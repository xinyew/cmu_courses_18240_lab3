==> flow/design.v <==
`default_nettype none
module dFlipFlop(
  output logic q,
  input  logic d, clock, reset);
  always_ff @(posedge clock)
    if (reset == 1'b1)
      q <= 0;
    else
      q <= d;
endmodule : dFlipFlop
module myExplicitFSM(
  output logic [3:0] cMove,
  output logic       win,
  output logic       q0, q1, q2,
  input  logic [3:0] hMove,
  input  logic       clock, reset);
  logic d0, d1, d2;
  dFlipFlop ff0(.d(d0),
                .q(q0),
                .clock(clock),
                .reset(reset)),
            ff1(.d(d1),
                .q(q1),
                .clock(clock),
                .reset(reset)),
            ff2(.d(d2),
                .q(q2),
                .clock(clock),
                .reset(reset));
  assign d2 = ((~q2) & q1 & q0 & (~hMove[3]) & (~hMove[2]) & hMove[1] 
  & (~hMove[0])) | 
              ((~q2) & q1 & q0 & (~hMove[3]) & (~hMove[2]) & hMove[1] 
              & (~hMove[0])) |
              ((~q2) & q1 & q0 & (~hMove[3]) & hMove[2] & hMove[1] 
              & hMove[0]) |
              ((~q2) & q1 & q0 & hMove[3] & (~hMove[2]) & (~hMove[1]) 
              & (~hMove[0])) |
              (q2 & (~q1) & (~q0) & (~hMove[3]) & (~hMove[2]) & (~hMove[1])
               & hMove[0]) |
              (q2 & (~q1) & (~q0) & (~hMove[3]) & (~hMove[2]) & hMove[1]
               & (~hMove[0])) |
              (q2 & (~q1) & (~q0) & (~hMove[3]) & (~hMove[2]) & hMove[1] 
              & hMove[0]) |
              (q2 & (~q1) & (~q0) & (~hMove[3]) & hMove[2] & (~hMove[1]) 
              & (~hMove[0])) |
              (q2 & (~q1) & (~q0) & (~hMove[3]) & hMove[2] & (~hMove[1]) 
              & hMove[0]) |
              (q2 & (~q1) & (~q0) & (~hMove[3]) & hMove[2] & hMove[1] 
              & (~hMove[0])) |
              (q2 & (~q1) & (~q0) & (~hMove[3]) & hMove[2] & hMove[1] 
              & hMove[0]) |
              (q2 & (~q1) & (~q0) & hMove[3] & (~hMove[2]) & (~hMove[1]) 
              & (~hMove[0])) |
              (q2 & (~q1) & (~q0) & hMove[3] & (~hMove[2]) & (~hMove[1]) 
              & hMove[0]) |
              (q2 & (~q1) & q0 & (~hMove[3]) & (~hMove[2]) & (~hMove[1])
               & hMove[0]) |
              (q2 & (~q1) & q0 & (~hMove[3]) & (~hMove[2]) & hMove[1] 
              & (~hMove[0])) |
              (q2 & (~q1) & q0 & (~hMove[3]) & (~hMove[2]) & hMove[1] 
              & hMove[0]) |
              (q2 & (~q1) & q0 & (~hMove[3]) & hMove[2] & (~hMove[1])
               & (~hMove[0])) |
              (q2 & (~q1) & q0 & (~hMove[3]) & hMove[2] & (~hMove[1]) 
              & hMove[0]) |
              (q2 & (~q1) & q0 & (~hMove[3]) & hMove[2] & hMove[1] 
              & (~hMove[0])) |
              (q2 & (~q1) & q0 & (~hMove[3]) & hMove[2] & hMove[1]
               & hMove[0]) |
              (q2 & (~q1) & q0 & hMove[3] & (~hMove[2]) & (~hMove[1])
              & (~hMove[0])) |
              (q2 & (~q1) & q0 & hMove[3] & (~hMove[2]) & (~hMove[1]) 
              & hMove[0]);
  assign d1 = ((~q2) & (~q1) & q0 & (~hMove[3]) & (~hMove[2]) & hMove[1] 
  & (~hMove[0])) |
              ((~q2) & (~q1) & q0 & (~hMove[3]) & (~hMove[2]) & hMove[1] 
              & hMove[0]) |
              ((~q2) & (~q1) & q0 & (~hMove[3]) & hMove[2] & (~hMove[1]) 
              & (~hMove[0])) |
              ((~q2) & (~q1) & q0 & (~hMove[3]) & hMove[2] & hMove[1] 
              & hMove[0]) |
              ((~q2) & (~q1) & q0 & hMove[3] & (~hMove[2]) & (~hMove[1]) 
              & (~hMove[0])) |
              ((~q2) & (~q1) & q0 & hMove[3] & (~hMove[2]) & (~hMove[1]) 
              & hMove[0]) |
              ((~q2) & q1 & (~q0) & (~hMove[3]) & (~hMove[2]) & (~hMove[1]) 
              & hMove[0]) |
              ((~q2) & q1 & (~q0) & (~hMove[3]) & (~hMove[2]) & hMove[1]
              & (~hMove[0])) |
              ((~q2) & q1 & (~q0) & (~hMove[3]) & (~hMove[2]) & hMove[1] 
              & hMove[0]) |
              ((~q2) & q1 & (~q0) & (~hMove[3]) & hMove[2] & (~hMove[1])
               & (~hMove[0])) |
              ((~q2) & q1 & (~q0) & (~hMove[3]) & hMove[2] & (~hMove[1]) 
              & hMove[0]) |
              ((~q2) & q1 & (~q0) & (~hMove[3]) & hMove[2] & hMove[1] 
              & (~hMove[0])) |
              ((~q2) & q1 & (~q0) & (~hMove[3]) & hMove[2] & hMove[1]
               & hMove[0]) |
              ((~q2) & q1 & (~q0) & q0 & hMove[3] & (~hMove[2]) & (~hMove[1]) 
              & (~hMove[0])) |
              ((~q2) & q1 & (~q0) & hMove[3] & (~hMove[2]) & (~hMove[1]) 
              & hMove[0]) |
              ((~q2) & q1 & q0 & (~hMove[3]) & (~hMove[2]) & (~hMove[1])
               & hMove[0]) |
              ((~q2) & q1 & q0 & (~hMove[3]) & (~hMove[2]) & hMove[1]
               & hMove[0]) |
              ((~q2) & q1 & q0 & (~hMove[3]) & hMove[2] & (~hMove[1]) 
              & hMove[0]) |
              ((~q2) & q1 & q0 & (~hMove[3]) & hMove[2] & hMove[1] 
              & (~hMove[0])) |
              ((~q2) & q1 & q0 & hMove[3] & (~hMove[2]) & (~hMove[1]) 
              & hMove[0]);
  assign d0 = ((~q2) & (~q1) & (~q0) & (~hMove[3]) & hMove[2] & hMove[1] 
  & (~hMove[0])) |
              ((~q2) & (~q1) & q0 & (~hMove[3]) & (~hMove[2]) & (~hMove[1]) 
              & hMove[0]) |
              ((~q2) & (~q1) & q0 & (~hMove[3]) & hMove[2] & (~hMove[1]) 
              & hMove[0]) |
              ((~q2) & (~q1) & q0 & (~hMove[3]) & (~hMove[2]) & (~hMove[1]) 
              & hMove[0]) |
              ((~q2) & q1 & q0 & (~hMove[3]) & (~hMove[2]) & (~hMove[1]) 
              & hMove[0]) |
              ((~q2) & q1 & q0 & (~hMove[3]) & (~hMove[2]) & hMove[1]
               & (~hMove[0])) |
              ((~q2) & q1 & q0 & (~hMove[3]) & (~hMove[2]) & hMove[1]
               & hMove[0]) |
              ((~q2) & q1 & q0 & (~hMove[3]) & hMove[2] & (~hMove[1]) 
              & hMove[0]) |
              ((~q2) & q1 & q0 & (~hMove[3]) & hMove[2] & hMove[1]
               & (~hMove[0])) |
              ((~q2) & q1 & q0 & hMove[3] & (~hMove[2]) & (~hMove[1]) 
              & hMove[0]) |
              (q2 & (~q1) & q0 & (~hMove[3]) & (~hMove[2]) & (~hMove[1]) 
              & hMove[0]) |
              (q2 & (~q1) & q0 & (~hMove[3]) & (~hMove[2]) & hMove[1]
               & (~hMove[0])) |
              (q2 & (~q1) & q0 & (~hMove[3]) & (~hMove[2]) & hMove[1] 
              & hMove[0]) |
              (q2 & (~q1) & q0 & (~hMove[3]) & hMove[2] & (~hMove[1]) 
              & (~hMove[0])) |
              (q2 & (~q1) & q0 & (~hMove[3]) & hMove[2] & (~hMove[1])
               & hMove[0]) |
              (q2 & (~q1) & q0 & (~hMove[3]) & hMove[2] & hMove[1]
               & (~hMove[0])) |
              (q2 & (~q1) & q0 & (~hMove[3]) & hMove[2] & hMove[1] 
              & hMove[0]) |
              (q2 & (~q1) & q0 & q0 & hMove[3] & (~hMove[2]) 
              & (~hMove[1]) & (~hMove[0])) |
              (q2 & (~q1) & q0 & hMove[3] & (~hMove[2]) & (~hMove[1])
               & hMove[0]);
  assign cMove[3] = (~q2) & q1 & (~q0);
  assign cMove[2] = ((~q2) & (~q1) & (~q0)) |
                    (q2 & (~q1) & q0);
  assign cMove[1] = ((~q2) & q1 & q0) |
                    (q2 & (~q1) & (~q0)) |
                    (q2 & (~q1) & q0);
  assign cMove[0] = ((~q2) & (~q1) & (~q0)) |
                    ((~q2) & (~q1) & q0) |
                    ((~q2) & q1 & (~q0)) |
                    ((~q2) & q1 & q0) |
                    (q2 & (~q1) & q0);
  assign win = ((~q2) & q1 & (~q0)) |
               (q2 & (~q1) & (~q0)) |
               (q2 & (~q1) & q0);
endmodule : myExplicitFSM
### Step by step through the tools: myExplicitFSM

The steps from the RTL of myExplicitFSM to its reports follow in flow order.
Lines are those of the file above, counted from 1.
Operators: Yosys type, input widths -> output width; for muxes data width and select width s.
Cell names lack the library's common part.
The mark - stands for no value.

* top module: myExplicitFSM
* clock port: clock
* library: sky130hd
* corner: tt_025C_1v80

### Elaborated design

Source: Yosys, flattened and elaborated, memories not mapped. Widths are those after wreduce; folded enables and synchronous resets count as part of the registers. Registers that Yosys merges into a memory's read port (data or address) are not register bits. Print and check cells do not count. Equal cells are merged and count once.

* bits in registers: 3
* input bits: 6

* bitwise operators: 188

Operators by type and width (number)
* $and 1x1->1: 115
* $or 1x1->1: 66
* $not 1->1: 7

### Depth

Yosys ltp: most cells in a row. Word level: on the elaborated netlist, between registers, memories and ports. Mapped: between sequential cells and ports; inverters and the memories' decode and read muxes count.

* depth in word-level cells: 27
* ABC_AREA: 0
* depth in mapped cells: 5

### After synthesis

Source: synth_stat.txt of the flow (Yosys; design flattened, memories mapped). It holds for the ABC_AREA given above (unset counts as 0); a run with the other value may have another netlist.
Totals and module areas in this step are rounded.

Cell types
* dfxtp_1: number 3, total area 60.058 µm²
* buf_6: number 3, total area 33.782 µm²
* o21ai_0: number 6, total area 30.029 µm²
* xor2_1: number 3, total area 26.275 µm²
* a21oi_1: number 5, total area 25.024 µm²
* nand3b_1: number 3, total area 22.522 µm²
* buf_2: number 4, total area 20.019 µm²
* nand2b_1: number 3, total area 18.768 µm²
* nor2_1: number 5, total area 18.768 µm²
* nor4b_1: number 2, total area 17.517 µm²
* nand3_1: number 3, total area 15.014 µm²
* nor4b_2: number 1, total area 15.014 µm²
* nor3b_2: number 1, total area 12.512 µm²
* nor4_1: number 2, total area 12.512 µm²
* and4b_1: number 1, total area 10.01 µm²
* a211o_1: number 1, total area 8.758 µm²
* a311oi_1: number 1, total area 8.758 µm²
* a211oi_1: number 1, total area 7.507 µm²

Other cell types: 8; their cells: 9.

* cells in the netlist: 57
* cell area after synthesis: 412 µm²
* sequential area: 60.1 µm²
* flip-flops: 3
* buffers: 7

By module: a second synthesis without flattening, with its own total; a netlist apart from the flattened one above.

* cells (unflattened synthesis): 51
* area (unflattened synthesis): 389 µm²

Each row is one instance without its submodules.

By module
* myExplicitFSM: instances 1, cells 45, area 288 µm², seq. area 0.0 µm²
* dFlipFlop: instances 3, cells 2, area 33.8 µm², seq. area 20.0 µm²

### Timing after synthesis

OpenSTA on the mapped netlist: ideal clock, no wires. The path of least setup slack (recovery checks aside). Input and output delay are each 20% of the period. Register names are those of the netlist, which keeps one name where synthesis merged equal registers.

* kind: reg2reg
* start: register ff1.q
* end: register ff1.q
* clock period: 1.34 ns
* library setup time: 0.120 ns
* arrival time: 1.167 ns
* required time: 1.220 ns
* setup slack: 0.053 ns
* path delay: 1.287 ns
* driving pins on the path: 6
* buffers on the path: 1
* synthesis period reached: 1.287 ns

"path delay" is the arrival time less input delay plus setup time.
"driving pins on the path": output pins that drive a net of the path, with the launching flip-flop's if there is one; two outputs of one cell count as two.
"synthesis period reached" is the clock period less the worst setup slack; recovery checks do not enter. This is arithmetic on one report: input and output delays are still those of the set period (20% each).
The rows between start and end are the longest chain of elaborated cells between them; the timing report does not say that the signal goes this way. Where chains are equally long, one stands for them.
Each line given opens the expression or statement behind the cell; cells for indexed reads and writes are added by Yosys, which also makes memories of some case tables.

* cells stage by stage: dfxtp_1 -> buf_6 -> nor4b_2 -> a211oi_1 -> nor3_1 -> a211o_1
* length of the longest elaborated chain: 26
* elaborated cells between the ends (all ways): 78
* those cells by class: 78 x logic

Ends and longest elaborated chain, post-synthesis
* from (decl): RTL line 3 `output logic q,`
* from (assign): RTL line 7 `q <= 0;`
* from (assign): RTL line 9 `q <= d;`
* $not 1->1: RTL line 74 `assign d1 = ((~q2) & (~q1) & q0 & (~hMove[3]) & (~hMove[2]) & hMove[1]`
* $and 1x1->1 (6 in a row): RTL line 74
* $or 1x1->1 (19 in a row): RTL line 74
* to (assign): RTL line 7
* to (assign): RTL line 9
* to (decl): RTL line 3

### Worst path after layout

Path of least setup slack in the final report of run 1 (OpenROAD, finished layout, wires in). Where an end is a register, its clock arrival counts in the times.

* kind: in2reg
* start: input port hMove[0]
* end: register ff1.q
* clock period: 1.72 ns
* external input delay: 0.34 ns
* library setup time: 0.06 ns
* arrival time: 1.76 ns
* required time: 1.88 ns
* setup slack: 0.11 ns
* driving pins on the path: 5
* buffers on the path: 1

The rows between start and end are the longest chain of elaborated cells between them; the timing report does not say that the signal goes this way. Where chains are equally long, one stands for them.

* cells stage by stage: clkdlybuf4s50_1 -> xor2_1 -> nand3b_1 -> a311oi_1 -> a211o_1
* length of the longest elaborated chain: 21
* elaborated cells between the ends (all ways): 40
* those cells by class: 40 x logic

Ends and longest elaborated chain, post-layout
* from (decl): RTL line 15 `input  logic [3:0] hMove,`
* $not 1->1: RTL line 75 `& (~hMove[0])) |`
* $and 1x1->1: RTL line 74 `assign d1 = ((~q2) & (~q1) & q0 & (~hMove[3]) & (~hMove[2]) & hMove[1]`
* $or 1x1->1 (19 in a row): RTL line 74
* to (assign): RTL line 7 `q <= 0;`
* to (assign): RTL line 9 `q <= d;`
* to (decl): RTL line 3 `output logic q,`

# Flow runs of myExplicitFSM

Record of 2 stored runs of the RTL-to-layout flow on myExplicitFSM, platform sky130hd. The runs are unordered. Constraints: input delay and output delay 20% of the set period each, output load 0.01 pF.
"clock period reached" = clock period - worst setup slack. The figure is calculated, with input and output delays left at 20% of the set period.
"time on the worst setup path" is the time allowed to the run's worst setup path (the clock period less input and output delay, where it has them) less its slack. Clock arrival times count: a late capture clock shortens it, a late launch clock lengthens it.
"power consumption" is the tool's figure for a default switching activity; nothing was simulated.
The results are shown rounded.

### Run 1

==> flow/run.sh <==
#!/bin/bash
# the make line also repeats the synthesis and layout settings of config.mk as NAME=value (left out here)
make -C /OpenROAD-flow-scripts/flow DESIGN_CONFIG=/design/flow/config.mk WORK_HOME=/design/flow/orfs CLKGATE_MAP_FILE= finish
==> flow/config.mk <==
export PLATFORM = sky130hd
export DESIGN_NAME = myExplicitFSM
export DESIGN_NICKNAME = myExplicitFSM
export VERILOG_FILES = /design/flow/design.v
export SDC_FILE = /design/flow/constraint.sdc
export NUM_CORES = 4
export LEC_CHECK = 0
export CAP_MARGIN = 20
export CORE_MARGIN = 2
export CORE_UTILIZATION = 40
export SLEW_MARGIN = 20
==> flow/constraint.sdc <==
create_clock -name core_clock -period 1.72 [get_ports {clock}]
set_input_delay 0.3440 -clock core_clock [delete_from_list [all_inputs] [get_ports {clock}]]
set_output_delay 0.3440 -clock core_clock [all_outputs]
set_load 0.01 [all_outputs]

Results of run 1:
- Synthesized cell area: 412 µm²
- Full die area: 1,300 µm²
- Standard-cell area after layout: 631 µm²
- Utilization in the final report: 0.664
- Worst setup slack after layout: 0.114 ns
- Total negative slack on setup checks: 0.000 ns
- Final worst hold slack: 0.678 ns
- Power consumption: 0.000237 W
- Clock period reached: 1.606 ns
- Time on the worst setup path: 1.26 ns
- Critical path kind: in2reg

### Run 2

==> flow/run.sh <==
#!/bin/bash
# the make line also repeats the synthesis and layout settings of config.mk as NAME=value (left out here)
make -C /OpenROAD-flow-scripts/flow DESIGN_CONFIG=/design/flow/config.mk WORK_HOME=/design/flow/orfs CLKGATE_MAP_FILE= finish
==> flow/config.mk <==
export PLATFORM = sky130hd
export DESIGN_NAME = myExplicitFSM
export DESIGN_NICKNAME = myExplicitFSM
export VERILOG_FILES = /design/flow/design.v
export SDC_FILE = /design/flow/constraint.sdc
export NUM_CORES = 4
export LEC_CHECK = 0
export ABC_AREA = 0
export CAP_MARGIN = 10
export CELL_PAD_IN_SITES_GLOBAL_PLACEMENT = 0
export CORE_ASPECT_RATIO = 1.42
export CORE_MARGIN = 2
export CORE_UTILIZATION = 60
export CTS_CLUSTER_SIZE = 38
export GPL_ROUTABILITY_DRIVEN = 0
export MAX_ROUTING_LAYER = met4
export MIN_ROUTING_LAYER = met2
export PLACE_DENSITY_LB_ADDON = 0.14
export SETUP_SLACK_MARGIN = -0.06
export SLEW_MARGIN = 30
export TNS_END_PERCENT = 80
==> flow/constraint.sdc <==
create_clock -name core_clock -period 1.12 [get_ports {clock}]
set_input_delay 0.2240 -clock core_clock [delete_from_list [all_inputs] [get_ports {clock}]]
set_output_delay 0.2240 -clock core_clock [all_outputs]
set_load 0.01 [all_outputs]

Outcome of run 2: stopped before the end: floorplanning reported PDN-0185
